==> flow/design.v <==
module udp_panel_writer
                      #(parameter PORT_MSB = 16'h00)
                       (input  wire          clock,
                        input  wire          reset,
                        input  wire          udp_source_valid,
                        input  wire          udp_source_last,
                        output reg           udp_source_ready,
                        input  wire  [15:0]  udp_source_src_port,
                        input  wire  [15:0]  udp_source_dst_port,
                        input  wire  [31:0]  udp_source_ip_address,
                        input  wire  [15:0]  udp_source_length,
                        input  wire  [31:0]  udp_source_data,
                        input  wire  [3:0]   udp_source_error,
                        output reg [5:0]     ctrl_en,
                        output wire [3:0]    ctrl_wr,
                        output reg [15:0]    ctrl_addr,
                        output reg [23:0]    ctrl_wdat,
                        output reg led_reg
);
    assign ctrl_wr = 4'b0111;  
    localparam STATE_WAIT_PACKET = 2'b01, STATE_READ_DATA = 2'b10;
    reg [5:0] ctrl_en_reg;
    reg [1:0] udp_state;
    reg [15:0] source_port;
    reg [15:0] dest_port;
    reg [31:0] src_ip;
    reg [31:0] data;
    reg [1:0] byte_count;
    initial udp_source_ready <= 1'b0;
    always @(posedge clock) begin
        if (reset) begin
            udp_source_ready <= 1'b0;
            udp_state <= STATE_WAIT_PACKET;
            led_reg   <= 1'b1;
            ctrl_en_reg <= 6'b0;
            ctrl_addr <= 16'b0;
            ctrl_wdat <= 16'b0;
            ctrl_en   <= 1'b0;
	          data      <= 32'b0;
            byte_count <= 2'b0;
        end else begin
            ctrl_en <= 6'b0;
            case (udp_state)
                STATE_WAIT_PACKET : begin
                    udp_source_ready <= 1'b1;
                    if (udp_source_valid && (udp_source_dst_port[15:8] == PORT_MSB)) begin
                        ctrl_en_reg <= udp_source_dst_port[5:0];
                        if (!udp_source_last) begin
			                     data = {data[23:0],udp_source_data[7:0]};
			                     byte_count  <= 3'b1;
                           udp_state   <= STATE_READ_DATA;
                        end
                    end
                end
                STATE_READ_DATA : begin
                    if (udp_source_valid) begin
                        byte_count <= byte_count + 3'b1;
			                  data = {data[23:0],udp_source_data[7:0]};
			                  if (byte_count == 3'b11) begin
	                        ctrl_en          <= ctrl_en_reg;
	                        ctrl_addr        <= data[31:18];
	                        ctrl_wdat[23:16] <= data[17:12];
	                        ctrl_wdat[15:8]  <= data[11:6];
	                        ctrl_wdat[7:0]   <= data[5:0];
			                  end
                        if (udp_source_last) begin
                            udp_state <= STATE_WAIT_PACKET;
                        end
                    end
                end
            endcase
        end
    end
endmodule
# Step by step through the tools: udp_panel_writer
# What the tools print for udp_panel_writer, step after step.
# Line numbers count from 1 in the design file above.
# Operators carry their Yosys type and port widths (W data, S select, Z words).
# Library cell names are shortened.
# Not given: n/a
[setup]
design = "udp_panel_writer"
clock_port = "clock"
library = "sky130hd"
lib_corner = "tt_025C_1v80"

# Elaborated design
# Counts by Yosys on the flattened word-level netlist (proc, flatten, opt, wreduce; memories kept). Register bits leave out memories and registers merged into their read ports (data or address). Print and check cells are left out. Cells with the same type and inputs are merged into one.
[classes]
n_eq = 7
reduce_and_logical = 8
div = 0
add_sub_neg = 1
mux = 13
bitwise = 3
cmp = 0
n_shift = 0
multipliers = 0
[ops]
columns = ["operator", "count"]
rows = [
  ["$mux W24", 3],
  ["$pmux W24 S2", 1],
  ["$mux W2", 7],
  ["$ne A2 B2 Y1 const B", 4],
  ["$logic_not A8 Y1", 1],
  ["$pmux W2 S2", 2],
  ["$reduce_and A5 Y1", 1],
  ["$eq A2 B2 Y1 const B", 2],
  ["$reduce_and A4 Y1", 1],
  ["$reduce_or A4 Y1", 1],
  ["$not A1 Y1", 3],
  ["$reduce_and A3 Y1", 1],
  ["$add A2 B1 Y2 const B", 1],
  ["$eq A2 B1 Y1 const B", 1],
  ["$reduce_and A2 Y1", 1],
  ["$reduce_bool A2 Y1", 1],
  ["$logic_and A1 B1 Y1", 1],
]
[bits]
ram_bits = 0
clocked_rd_ports_x_width = 0
out_inout_bits = 52
latchBits = 0
word_cells = 42
rom_bits = 0
regBits = 73
inputBits = 120
memories = 0

# Logic depth
# Yosys ltp: most cells in a row. Word level: on the elaborated netlist, between registers, memories and ports. Mapped: between sequential cells and ports; inverters and the memories' decode and read muxes count.
[depth]
depth_word = 4
abc_area = 0
depth_mapped = 7
ltp_nobuf = 4

# Synthesis result
# The flow's flattened synthesis, as Yosys stat reports it; memories are mapped. The netlist is that of the ABC_AREA named above (0 if unset); the other value can give another one.
[mapped]
buffers = 48
seq_area_um2 = 1461.4
cell_count = 376
flip_flops = 73
yosys_area_um2 = 3224.3
[by_type]
columns = ["type", "count", "type_area_um2"]
rows = [
  ["dfxtp_1", 73, 1.46E+03],
  ["a21oi_1", 61, 305.293],
  ["nand2_1", 67, 251.491],
  ["a221o_1", 22, 220.211],
  ["a32oi_1", 22, 192.685],
  ["nand3_1", 30, 150.144],
  ["buf_4", 14, 105.101],
  ["clkbuf_1", 22, 82.579],
  ["mux2i_1", 7, 70.067],
  ["buf_6", 4, 45.043],
  ["nor2_1", 12, 45.043],
  ["and2_1", 7, 43.792],
  ["buf_2", 6, 30.029],
  ["nor4b_4", 1, 23.773],
  ["nor2b_1", 3, 18.768],
  ["a22o_1", 2, 17.517],
  ["o311ai_0", 2, 17.517],
  ["nor3_4", 1, 16.266],
]
# Not listed: further types 15, cells in them 20.

# Timing after synthesis
# Source: OpenSTA report_checks on the synthesized netlist (no wires, ideal clock, input and output delay 20% of the period each), path of least setup slack; recovery checks are left aside. Register names are those of the netlist, which keeps one name where synthesis merged equal registers.
[synth_timing]
path_kind = "input -> register"
start = "input port udp_source_dst_port[9]"
end = "register data[16]"
t_required_ps = 1568
setup_slack_ps = 112
n_path_buf = 2
input_delay_ps = 338
delay_ps = 1240
period_ps = 1690
arrival_ps = 1456
path_stages = 6
launch_ps = 338
setup_ps = 122
period_less_setup_slack_ps = 1578
# "delay_ps" is the arrival time less input delay plus setup time.
# "path_stages" counts driving pins, that of a launching flip-flop among them; a cell with two outputs on the path counts twice.
# "period_less_setup_slack_ps" is the clock period less the worst setup slack; recovery checks do not enter. This is arithmetic on one report: input and output delays are still those of the set period (20% each).
# Between the ends stands the longest chain of elaborated cells between them, by number of cells; it is not shown to be the way that was timed. Of several equally long chains one is given.
# Each line given opens the expression or statement behind the cell; cells for indexed reads and writes are added by Yosys, which also makes memories of some case tables.
# A register here has more assigning lines than the two given.
[synth_between]
path_cell_list = "nor4_1 -> and3_1 -> buf_4 -> nor3_2 -> buf_6 -> a221o_1"
elab_chain_len = 4
cells_between = 6
lines_between = 2
cone_classes = "1 x eq/ne; 2 x mux; 3 x reduce/logical"
[synth_rtl]
columns = ["item", "line", "rtl"]
rows = [
  ["start, declared", 9, "input  wire  [15:0]  udp_source_dst_port,"],
  ["$logic_not A8 Y1", 46, "if (udp_source_valid && (udp_source_dst_port[15:8] == PORT_MSB)) begin"],
  ["$logic_and A1 B1 Y1", 46, ""],
  ["$mux W24", 46, ""],
  ["$pmux W24 S2", 43, "case (udp_state)"],
  ["end, assigned", 49, "data = {data[23:0],udp_source_data[7:0]};"],
  ["end, assigned", 58, "data = {data[23:0],udp_source_data[7:0]};"],
]

# Path in the finished layout
# From the final timing report of flow run 2: the path of least setup slack in the routed layout; clock arrival at registers is part of the times.
# The report prints the path's times to 10 ps; the period is as set.
[layout_timing]
path_kind = "input -> register"
start = "input port udp_source_valid"
end = "register data[9]"
path_stages = 6
arrival_ps = 2510
period_ps = 2360
n_path_buf = 2
setup_slack_ps = 60
t_required_ps = 2570
setup_ps = 150
input_delay_ps = 470
launch_ps = 470
# Between the ends stands the longest chain of elaborated cells between them, by number of cells; it is not shown to be the way that was timed. Of several equally long chains one is given.
# A register here has more assigning lines than the two given.
[layout_between]
path_cell_list = "clkdlybuf4s50_1 -> nor4b_4 -> and3_1 -> buf_4 -> a21oi_1 -> o311ai_1"
elab_chain_len = 3
cells_between = 7
lines_between = 3
cone_classes = "2 x eq/ne; 3 x mux; 2 x reduce/logical"
[layout_rtl]
columns = ["item", "line", "rtl"]
rows = [
  ["start, declared", 5, "input  wire          udp_source_valid,"],
  ["$logic_and A1 B1 Y1", 46, "if (udp_source_valid && (udp_source_dst_port[15:8] == PORT_MSB)) begin"],
  ["$mux W24", 46, ""],
  ["$pmux W24 S2", 43, "case (udp_state)"],
  ["end, assigned", 49, "data = {data[23:0],udp_source_data[7:0]};"],
  ["end, assigned", 58, "data = {data[23:0],udp_source_data[7:0]};"],
]

# Settings and measured results of 2 stored flow runs for module udp_panel_writer (sky130hd), not sorted in any way. The constraints put input and output delay at 20% of the set period each and load the outputs with 0.01 pF.
# "timing.achieved_period_ps": clock period set for the run, less the worst setup slack. It is reckoned from that one timing run; input and output delays stay at 20% of the period that was set.
# "totalPower_uw" is the tool's figure for a default switching activity; nothing was simulated.

[[run]]
name = "flow run 1"
[run.settings]
period_ns = 0.997
CORE_UTILIZATION = 41
PLACE_DENSITY_LB_ADDON = 0.1
CORE_MARGIN = 6
CELL_PAD_IN_SITES_DETAIL_PLACEMENT = 1
TNS_END_PERCENT = 60
CTS_CLUSTER_DIAMETER = 34
SLEW_MARGIN = 10
CAP_MARGIN = 20
[run.results]
outcome = "no final report: routing broke off with DPL-0033"

[[run]]
name = "flow run 2"
[run.settings]
period_ns = 2.36
CORE_UTILIZATION = 39
PLACE_DENSITY = 0.77
CELL_PAD_IN_SITES_DETAIL_PLACEMENT = 2
TNS_END_PERCENT = 35
ABC_AREA = 0
MIN_ROUTING_LAYER = "met1"
CAP_MARGIN = 20
CORE_MARGIN = 2
SLEW_MARGIN = 20
[run.results]
cell_area_final_um2 = 4132.7
ys_area_um2 = 3224.3
dieArea_um2 = 9010.8
fin_ws_ps = 59
worst_hold_slack_ps = 462
tns_ps = 0
timing.achieved_period_ps = 2301
post_route_util_pct = 50.8
totalPower_uw = 2483
